==> flow/design.v <==
module writeBack(clk,W_icode, W_stat,W_valE, W_valM, W_dstE, W_dstM, stat, rax, rcx, rdx, rbx, rsp, rbp, rsi, rdi, r8, r9, r10, r11, r12, r13, r14,W_Cnd); 
input clk,W_Cnd;
input [2:0] W_stat;
input [3:0] W_icode;
input [63:0] W_valE,W_valM;
input [3:0] W_dstE, W_dstM;
output reg [2:0] stat;
output reg [63:0] rax;
output reg [63:0] rcx;
output reg [63:0] rdx;
output reg [63:0] rbx;
output reg [63:0] rsp;
output reg [63:0] rbp;
output reg [63:0] rsi;
output reg [63:0] rdi;
output reg [63:0] r8;
output reg [63:0] r9;
output reg [63:0] r10;
output reg [63:0] r11;
output reg [63:0] r12;
output reg [63:0] r13;
output reg [63:0] r14;
reg [63:0] register_file[0:14];
initial
begin
register_file[0] <= 64'h1;
register_file[1] <= 64'h8;
register_file[2] <= 64'h6;
register_file[3] <= 64'h5;
register_file[4] <= 64'h100;
register_file[5] <= 64'h6;
register_file[6] <= 64'h7;
register_file[7] <= 64'h5;
register_file[8] <= 64'h9;
register_file[9] <= 64'ha;
register_file[10] <= 64'hb;
register_file[11] <= 64'h1;
register_file[12] <= 64'h2;
register_file[13] <= 64'h3;
register_file[14] <= 64'h4;
end
always@(posedge clk)begin 
    if(W_dstE != 4'hF)
    begin
    if(W_icode == 4'h2 && W_Cnd == 1)
    register_file[W_dstE] <= W_valE;
    else if(W_icode != 4'h2)
    register_file[W_dstE] <= W_valE;
    end
    if(W_dstM!= 4'hF)
    begin
    if(W_icode == 4'h2 && W_Cnd == 1)
    register_file[W_dstM] <= W_valM;
    else if(W_icode != 4'h2)
    register_file[W_dstM] <= W_valM;
    end
end
always @(*) begin
    stat <= W_stat;
    rax = register_file[0];
    rcx = register_file[1];
    rdx = register_file[2];
    rbx = register_file[3];
    rsp = register_file[4];
    rbp = register_file[5];
    rsi = register_file[6];
    rdi = register_file[7];
    r8 = register_file[8];
    r9 = register_file[9];
    r10 = register_file[10];
    r11 = register_file[11];
    r12 = register_file[12];
    r13 = register_file[13];
    r14 = register_file[14];
end
endmodule
# [From RTL to reports: writeBack]
# What the tools print for writeBack, step after step.
# Line numbers count from 1 in the design file above.
# A cell with - has no value.
[setup] top="writeBack" clock_port="clk" lib="sky130hd" lib_corner="tt_025C_1v80"

# [Word-level counts]
# Source: Yosys, flattened and elaborated, memories not mapped. Widths are those after wreduce; folded enables and synchronous resets count as part of the registers. Registers that Yosys merges into a memory's read port (data or address) are not register bits. Print and check cells do not count. Equal cells are merged and count once.
# Yosys's memory passes give these memory sizes; they may raise the number of words (mostly to a power of two), join words into wider ones and drop unused or constant bits.
[op_classes] addsub=0 n_mul=0 div=0 n_cmp=0 n_eq=4 n_shift=0 muxes=19 logic=2 n_reduce_logical=1
[op_table] op="2-to-1 mux 64 bit" count=12
[op_table] op="inequality test 4 bit with constant B" count=2
[op_table] op="2-to-1 mux 1 bit" count=7
[op_table] op="== test 4 x 2 -> 1 bit with constant B" count=1
[op_table] op="inequality test 4 x 2 -> 1 bit with constant B" count=1
[op_table] op="OR 1 bit" count=2
[op_table] op="logical AND 1 bit" count=1
[word_totals] ff_bits=0 latch_bits=0 ram_bits=1024 romBits=0 n_memories=1 out_inout_bits=963 elab_cells=27
[memory_table] name="register_file" size=16 width=64 line=23 rtl="reg [63:0] register_file[0:14];"

# [Longest topological paths]
# Longest topological path by Yosys (ltp), each cell counted once; first at word level (registers and memories cut), then after technology mapping (sequential cells cut; the memories' decode and read muxes count).
[logic_depth] ltp_word=5 abc_area=0 depth_mapped=6

# [After synthesis]
# Source: synth_stat.txt of the flow (Yosys; design flattened, memories mapped). It holds for the ABC_AREA given above (unset counts as 0); a run with the other value may have another netlist.
# The area totals of this step are shown rounded.
[types] type="sky130_fd_sc_hd__edfxtp_1" count=960 area_total_um2=2.88E+04
[types] type="sky130_fd_sc_hd__mux2_2" count=910 area_total_um2=1.02E+04
[types] type="sky130_fd_sc_hd__buf_6" count=54 area_total_um2=608.083
[types] type="sky130_fd_sc_hd__mux2_1" count=50 area_total_um2=563.04
[types] type="sky130_fd_sc_hd__clkbuf_1" count=135 area_total_um2=506.736
[types] type="sky130_fd_sc_hd__o211ai_4" count=9 area_total_um2=191.434
[types] type="sky130_fd_sc_hd__buf_2" count=38 area_total_um2=190.182
[types] type="sky130_fd_sc_hd__a22oi_1" count=8 area_total_um2=60.058
[types] type="sky130_fd_sc_hd__nor2b_1" count=8 area_total_um2=50.048
[types] type="sky130_fd_sc_hd__nor2_1" count=12 area_total_um2=45.043
[types] type="sky130_fd_sc_hd__a21oi_1" count=8 area_total_um2=40.038
[types] type="sky130_fd_sc_hd__buf_4" count=5 area_total_um2=37.536
[types] type="sky130_fd_sc_hd__nand3_1" count=7 area_total_um2=35.034
[types] type="sky130_fd_sc_hd__nand4b_1" count=4 area_total_um2=35.034
[types] type="sky130_fd_sc_hd__a21oi_2" count=3 area_total_um2=26.275
[types] type="sky130_fd_sc_hd__o2111ai_2" count=1 area_total_um2=15.014
[types] type="sky130_fd_sc_hd__nor2_2" count=2 area_total_um2=12.512
[types] type="sky130_fd_sc_hd__nor3b_2" count=1 area_total_um2=12.512
# Not listed: further types 5, cells in them 7.
[mapped] mapped_cells=2222 synth_area_mm2=0.0415 flip_flops=960

# [Path before layout]
# Path of least setup slack by OpenSTA after synthesis, without wires, with an ideal clock, recovery checks aside; 20% of the period is set as input and as output delay. Where synthesis merged equal registers, the netlist keeps one of their names.
[synth_timing] path_type="input port to flip-flop" startpoint="in W_icode[2]" endpoint="mem register_file[13][0]" clock_period_ns=7.76 input_delay_ns=1.552 setup_time_ns=0.507 arrival_time_ns=5.568 t_required_ns=7.253 setup_slack_ns=1.685 path_delay_ns=4.523 path_stages=6 path_buffers=3 synth_period_reached_ns=6.075
# "path_delay_ns" is the arrival time less input delay plus setup time.
# "path_stages": output pins that drive a net of the path, with the launching flip-flop's if there is one; two outputs of one cell count as two.
# "synth_period_reached_ns" is the clock period less the worst setup slack; recovery checks do not enter. This is arithmetic on one report: input and output delays are still those of the set period (20% each).
# The rows between start and end are the longest chain of elaborated cells between them; the timing report does not say that the signal goes this way. Where chains are equally long, one stands for them.
# A line is the first line of the expression or statement that the cell stems from. Yosys adds cells for indexed reads and writes and turns some case tables into memories.
# Only ways into the end's enable, where the timed path ends, are counted here.
[synth_between] cell_sequence="sky130_fd_sc_hd__or2_2 > sky130_fd_sc_hd__clkbuf_1 > sky130_fd_sc_hd__buf_4 > sky130_fd_sc_hd__nor2_1 > sky130_fd_sc_hd__clkbuf_1 > sky130_fd_sc_hd__a21oi_1" elab_chain_cells=5
[synth_rtl] item="start, declared" line=4 rtl="input [3:0] W_icode;"
[synth_rtl] item="== test 4 x 2 -> 1 bit" line=45 rtl="if(W_icode == 4'h2 && W_Cnd == 1)"
[synth_rtl] item="logical AND 1 bit" line=45
[synth_rtl] item="2-to-1 mux 1 bit" line=45
[synth_rtl] item="2-to-1 mux 1 bit" line=43 rtl="if(W_dstE != 4'hF)"
[synth_rtl] item="OR 1 bit"
[synth_rtl] item="end, declared" line=23 rtl="reg [63:0] register_file[0:14];"

Hand-over note for writeBack

writeBack through Yosys and OpenROAD on sky130hd: 2 stored runs, unordered, with their settings. The constraints put input and output delay at 20% of the set period each and load the outputs with 0.01 pF.
[run A] settings: period_ns=6.7, CORE_UTILIZATION=72, PLACE_DENSITY=0.82, HOLD_SLACK_MARGIN=0.23, TNS_END_PERCENT=65, GPL_ROUTABILITY_DRIVEN=1, CTS_CLUSTER_SIZE=83, CTS_CLUSTER_DIAMETER=289, CAP_MARGIN=20, CORE_MARGIN=2, SLEW_MARGIN=20
[run A] result: did not finish, placement stopped with PPL-0024
[run B] settings: period_ns=9.66, CORE_UTILIZATION=50, PLACE_DENSITY=0.69, HOLD_SLACK_MARGIN=0.2, CORE_MARGIN=9, TNS_END_PERCENT=70, MIN_ROUTING_LAYER=met1, CAP_MARGIN=20, SLEW_MARGIN=20
[run B] result: did not finish, placement stopped with PPL-0024

End of note.
