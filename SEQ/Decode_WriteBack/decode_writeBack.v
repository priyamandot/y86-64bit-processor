==> flow/design.v <==
module decode_writeBack(clk, icode, ifun, rA, rB, Cnd, valE, valM, dstE, dstM, srcA, srcB, valA, valB, rax, rcx, rdx, rbx, rsp, rbp, rsi, rdi, r8, r9, r10, r11, r12, r13, r14);
input clk;
input [3:0] icode;
input [3:0] ifun;
input [3:0] rA;
input [3:0] rB;
input Cnd;
input [63:0] valE;
input [63:0] valM;
output [3:0] dstE;
output [3:0] dstM;
output [3:0] srcA;
output [3:0] srcB;
output reg [63:0] valA;
output reg [63:0] valB;
output reg [63:0] rax;
output reg [63:0] rcx;
output reg [63:0] rdx;
output reg [63:0] rbx;
output reg [63:0] rsp;
output reg [63:0] rbp;
output reg [63:0] rsi;
output reg [63:0] rdi;
output reg [63:0] r8;
output reg [63:0] r9;
output reg [63:0] r10;
output reg [63:0] r11;
output reg [63:0] r12;
output reg [63:0] r13;
output reg [63:0] r14;
reg [63:0] register_file[14:0];
parameter RNONE = 4'hF ;
initial
begin
register_file[0] = 64'h1;
register_file[1] = 64'h8;
register_file[2] = 64'h3;
register_file[3] = 64'h5;
register_file[4] = 64'h100;
register_file[5] = 64'h6;
register_file[6] = 64'h7;
register_file[7] = 64'h5;
register_file[8] = 64'h9;
register_file[9] = 64'ha;
register_file[10] = 64'hb;
register_file[11] = 64'h1;
register_file[12] = 64'h2;
register_file[13] = 64'h3;
register_file[14] = 64'h4;
end
srcA_define srcAres(.icode(icode), .rA(rA), .srcA(srcA));
srcB_define srcBres(.icode(icode), .rB(rB), .srcB(srcB));
dstE_define dstEres(.icode(icode), .rB(rB), .Cnd(Cnd), .dstE(dstE));
dstM_define dstMres(.icode(icode), .rA(rA), .dstM(dstM));
always@(*) begin
    if (srcA != RNONE) begin
		valA = register_file[srcA];	
	end
    else begin 
        valA = 64'hx;
    end
	if (srcB != RNONE) begin
		valB = register_file[srcB];
	end
    else begin 
        valB = 64'hx;
    end
end
always @(posedge(clk)) begin
	if(dstE != RNONE) begin
		register_file[dstE] = valE;
	end
	if(dstM != RNONE) begin
		register_file[dstM] = valM;
	end
end
always @(*) begin
    rax = register_file[0];
    rcx = register_file[1];
    rdx = register_file[2];
    rbx = register_file[3];
    rsp = register_file[4];
    rbp = register_file[5];
    rsi = register_file[6];
    rdi = register_file[7];
    r8 = register_file[8];
    r9 = register_file[9];
    r10 = register_file[10];
    r11 = register_file[11];
    r12 = register_file[12];
    r13 = register_file[13];
    r14 = register_file[14];
end
endmodule
module srcA_define(icode,rA,srcA); 
input [3:0] icode;
input [3:0] rA;
output reg [3:0] srcA;
always@(icode,rA) begin 
    case(icode) 
    4'h2,4'h4,4'h6,4'hA : srcA = rA;
    4'h9,4'hB : srcA = 4'h4;
    default : srcA = 4'hF;
    endcase
end
endmodule
module srcB_define(icode,rB,srcB); 
input [3:0] icode;
input [3:0] rB;
output reg [3:0] srcB;
always@(icode,rB) begin 
    case(icode) 
    4'h4,4'h6,4'h5 : srcB = rB;
    4'hA,4'hB,4'h8, 4'h9 : srcB = 4'h4;
    default : srcB = 4'hF;
    endcase
end
endmodule
module dstE_define(icode, rB, Cnd, dstE); 
input [3:0] icode;
input [3:0] rB;
input Cnd;
output reg [3:0] dstE;
always@(icode,rB,Cnd) begin 
    case(icode) 
    4'h2:
        if (Cnd)
            dstE = rB; 
        else 
            dstE = 4'hF;
    4'h3, 4'h6 : dstE = rB;
    4'hA,4'hB,4'h8,4'h9 : dstE = 4'h4;
    default : dstE = 4'hF;
    endcase
end
endmodule
module dstM_define(icode, rA, dstM); 
input [3:0] icode;
input [3:0] rA;
output reg [3:0] dstM;
always@(icode,rA) begin 
    case(icode)
    4'h5,4'hB: dstM = rA;
    default : dstM = 4'hF;
    endcase
end
endmodule
* Tool chain data of decode_writeBack
What the tools print for decode_writeBack, step after step. Lines are those of the file above, counted from 1. A cell with -- has no value.
Set-up: top module decode_writeBack, clock input clk, cell library sky130hd, timing corner tt_025C_1v80

* Elaborated design
Source: Yosys, flattened and elaborated, memories not mapped. Widths are those after wreduce; folded enables and synchronous resets count as part of the registers. Registers that Yosys merges into a memory's read port (data or address) are not register bits. Print and check cells do not count. Equal cells are merged and count once. Yosys's memory passes give these memory sizes; they may raise the number of words (mostly to a power of two), join words into wider ones and drop unused or constant bits.
Storage and ports: register bits after elaboration 0, RAM bits 1024, memories 1, input port bits 146, output and inout port bits 1104
Cells by class: equality and inequality tests 13, mux-type cells 13, reduce/logical cells 6
Memories:
- register_file | words 16, bits a word 64, RTL line 31 | reg [63:0] register_file[14:0];
Operator list (count):
- 2-to-1 mux 64 bit | 4
- == test 4 bit with constant B | 4
- != test 4 bit with constant B | 4
- parallel mux 4 bit (select 2 bit) | 2
- 2-to-1 mux 4 bit | 4
- == test 4 x 3 -> 1 bit with constant B | 3
- parallel mux 4 bit (select 3 bit) | 1
- == test 4 x 2 -> 1 bit with constant B | 2
- OR reduction 4 bit | 2
- OR reduction 2 bit | 3
- OR reduction 3 bit | 1
- 2-to-1 mux 1 bit | 2

* Depth
Yosys ltp: most cells in a row. Word level: on the elaborated netlist, between registers, memories and ports. Mapped: between sequential cells and ports; inverters and the memories' decode and read muxes count.
Depth: depth after elaboration 5, ABC_AREA 0, depth in mapped cells 11

* Mapped cells and area
Source: synth_stat.txt of the flow (Yosys; design flattened, memories mapped). It holds for the ABC_AREA given above (unset counts as 0); a run with the other value may have another netlist. Totals and module areas in this step are rounded.
Mapped netlist: mapped cells 4190, synthesis area 54620 um2, area of sequential cells 28830 um2, flip-flops 960, buffers 520
Cell types (count):
- sky130_fd_sc_hd__edfxtp_1 | 960
- sky130_fd_sc_hd__mux2_2 | 1016
- sky130_fd_sc_hd__a221oi_1 | 254
- sky130_fd_sc_hd__o22ai_1 | 255
- sky130_fd_sc_hd__mux2i_1 | 131
- sky130_fd_sc_hd__a221o_1 | 130
- sky130_fd_sc_hd__clkbuf_1 | 319
- sky130_fd_sc_hd__o22a_1 | 128
- sky130_fd_sc_hd__a32oi_1 | 122
- sky130_fd_sc_hd__nand2_1 | 274
- sky130_fd_sc_hd__buf_2 | 163
- sky130_fd_sc_hd__o32ai_1 | 65
- sky130_fd_sc_hd__and3_1 | 63
- sky130_fd_sc_hd__o21ai_0 | 77
- sky130_fd_sc_hd__a21oi_1 | 72
- sky130_fd_sc_hd__buf_1 | 27
- sky130_fd_sc_hd__mux2_1 | 9
- sky130_fd_sc_hd__nor2_1 | 27
Other cell types: 33; their cells: 98. By module: a second synthesis without flattening, with its own total; a netlist apart from the flattened one above.
Second synthesis, totals: cell total of the unflattened synthesis 3653, area (unflattened synthesis) 56880 um2
Rows give one instance, submodules left out.
Modules:
- decode_writeBack | instances 1, cells 3610, area 56620 um2, seq. area 28830 um2
- dstE_define | instances 1, cells 12, area 80.1 um2, seq. area 0.0 um2
- dstM_define | instances 1, cells 10, area 70.1 um2, seq. area 0.0 um2
- srcA_define | instances 1, cells 11, area 57.6 um2, seq. area 0.0 um2
- srcB_define | instances 1, cells 10, area 56.3 um2, seq. area 0.0 um2

* Timing after synthesis
Path of least setup slack by OpenSTA after synthesis, without wires, with an ideal clock, recovery checks aside; 20% of the period is set as input and as output delay. Where synthesis merged equal registers, the netlist keeps one of their names.
Timing after synthesis: kind input port to flip-flop, from in icode[0], to mem register_file[0][0], period 8.16 ns, external input delay 1.632 ns, library setup time 0.574 ns, launch time at the first pin 1.632 ns, data arrival time 7.172 ns, setup slack 0.414 ns, delay of the path 6.114 ns, driving pins on the path 7, synthesis period reached 7.746 ns
"delay of the path" = arrival - input delay + setup time. "driving pins on the path" counts driving pins, that of a launching flip-flop among them; a cell with two outputs on the path counts twice. "synthesis period reached" = period - worst setup slack (recovery checks aside). The figure is calculated, with input and output delays left at 20% of the set period. Between the ends stands the longest chain of elaborated cells between them, by number of cells; it is not shown to be the way that was timed. Of several equally long chains one is given. Each line given opens the expression or statement behind the cell; cells for indexed reads and writes are added by Yosys, which also makes memories of some case tables. The path ends at the enable pin of a flip-flop; only ways to that pin are counted.
Between the ends, after synthesis: path through sky130_fd_sc_hd__buf_2 -> sky130_fd_sc_hd__or3_1 -> sky130_fd_sc_hd__nand2_1 -> sky130_fd_sc_hd__nor2_1 -> sky130_fd_sc_hd__o21ai_0 -> sky130_fd_sc_hd__or3_1 -> sky130_fd_sc_hd__o21ai_0, cells in the longest elaborated chain 5, elaborated cells between the ends (all ways) 19, those cells by class eq/ne (10); mux (6); reduce/logical (3)
Ends and longest elaborated chain, after synthesis:
- from (decl) | RTL line 3 | input [3:0] icode;
- == test 4 bit | RTL line 125 | case(icode)
- OR reduction 4 bit | RTL line 125
- parallel mux 4 bit (select 3 bit) | RTL line 125
- != test 4 bit | RTL line 70 | if(dstE != RNONE) begin
- 2-to-1 mux 4 bit | RTL line 70
- to (decl) | RTL line 31 | reg [63:0] register_file[14:0];
Some nets on the timed path still bear RTL names; the line given drives or declares the net.
Named nets, after synthesis (RTL line):
- dstE[3] | 125

* Worst path after layout
From the final timing report of stored run 1: the path of least setup slack in the routed layout; clock arrival at registers is part of the times.
Timing post-layout: kind input port to output port, from in icode[0], to out valB[8], period 12.2 ns, external input delay 2.44 ns, external output delay 2.44 ns, launch time at the first pin 2.44 ns, data arrival time 7.53 ns, setup slack 2.23 ns, driving pins on the path 10
Between the ends stands the longest chain of elaborated cells between them, by number of cells; it is not shown to be the way that was timed. Of several equally long chains one is given. A memory read counts as a cell of the chain, while the word-level depth stops at memories.
Between the ends, post-layout: path through sky130_fd_sc_hd__clkdlybuf4s50_1 -> sky130_fd_sc_hd__nand2_1 -> sky130_fd_sc_hd__nand2_1 -> sky130_fd_sc_hd__nor2_4 -> sky130_fd_sc_hd__buf_4 -> sky130_fd_sc_hd__nand2_4 -> sky130_fd_sc_hd__buf_4 -> sky130_fd_sc_hd__o22ai_1 -> sky130_fd_sc_hd__o32ai_2 -> sky130_fd_sc_hd__clkdlybuf4s50_1, cells in the longest elaborated chain 5, elaborated cells between the ends (all ways) 13, those cells by class eq/ne (8); mux (2); reduce/logical (2); memory (1)
Ends and longest elaborated chain, post-layout:
- from (decl) | RTL line 3 | input [3:0] icode;
- == test 4 bit | RTL line 112 | case(icode)
- OR reduction 4 bit | RTL line 112
- parallel mux 4 bit (select 2 bit) | RTL line 112
- memory read (16 x 64 bit) | RTL line 31 | reg [63:0] register_file[14:0];
- 2-to-1 mux 64 bit | RTL line 62 | if (srcB != RNONE) begin
- to (decl) | RTL line 15 | output reg [63:0] valB;

Lab notebook: decode_writeBack

decode_writeBack through Yosys and OpenROAD on sky130hd: 2 stored runs, unordered, with their settings and measured results. The constraints put input and output delay at 20% of the set period each and load the outputs with 0.01 pF.
"achieved clock period": clock period set for the run, less the worst setup slack. It is reckoned from that one timing run; input and output delays stay at 20% of the period that was set.
"worst setup path time" = time allowed to the worst setup path (clock period - input delay - output delay, where it has them) - its slack; a late launch clock adds to it, a late capture clock takes from it.
"power" is the tool's figure for a default switching activity; nothing was simulated.
Values from the reports are rounded here.
[stored run 1] settings: period_ns=12.2, CORE_UTILIZATION=16, SETUP_SLACK_MARGIN=-0.58, PLACE_DENSITY=0.5, HOLD_SLACK_MARGIN=0.29, CELL_PAD_IN_SITES_DETAIL_PLACEMENT=1, ABC_AREA=0, GPL_ROUTABILITY_DRIVEN=1, SLEW_MARGIN=40, MAX_ROUTING_LAYER=met5, CAP_MARGIN=20, CORE_MARGIN=2
[stored run 1] result: chip area after synthesis (Yosys) 54620 um2, die area 346100 um2, standard-cell area of the final layout 76750 um2, utilization 22.6 %, worst setup slack after layout 2.228 ns, total negative slack 0.000 ns, worst hold slack 2.510 ns, power 9.324 mW, achieved clock period 9.972 ns, worst setup path time 5.09 ns, worst setup path kind input port to output port
[stored run 2] settings: period_ns=5.63, CORE_UTILIZATION=63, CORE_MARGIN=6, CELL_PAD_IN_SITES_GLOBAL_PLACEMENT=1, CELL_PAD_IN_SITES_DETAIL_PLACEMENT=0, TNS_END_PERCENT=50, ABC_AREA=1, GPL_TIMING_DRIVEN=1, CAP_MARGIN=35, MIN_ROUTING_LAYER=met2, MAX_ROUTING_LAYER=met5, SLEW_MARGIN=20
[stored run 2] result: did not finish, placement stopped with GPL-0301
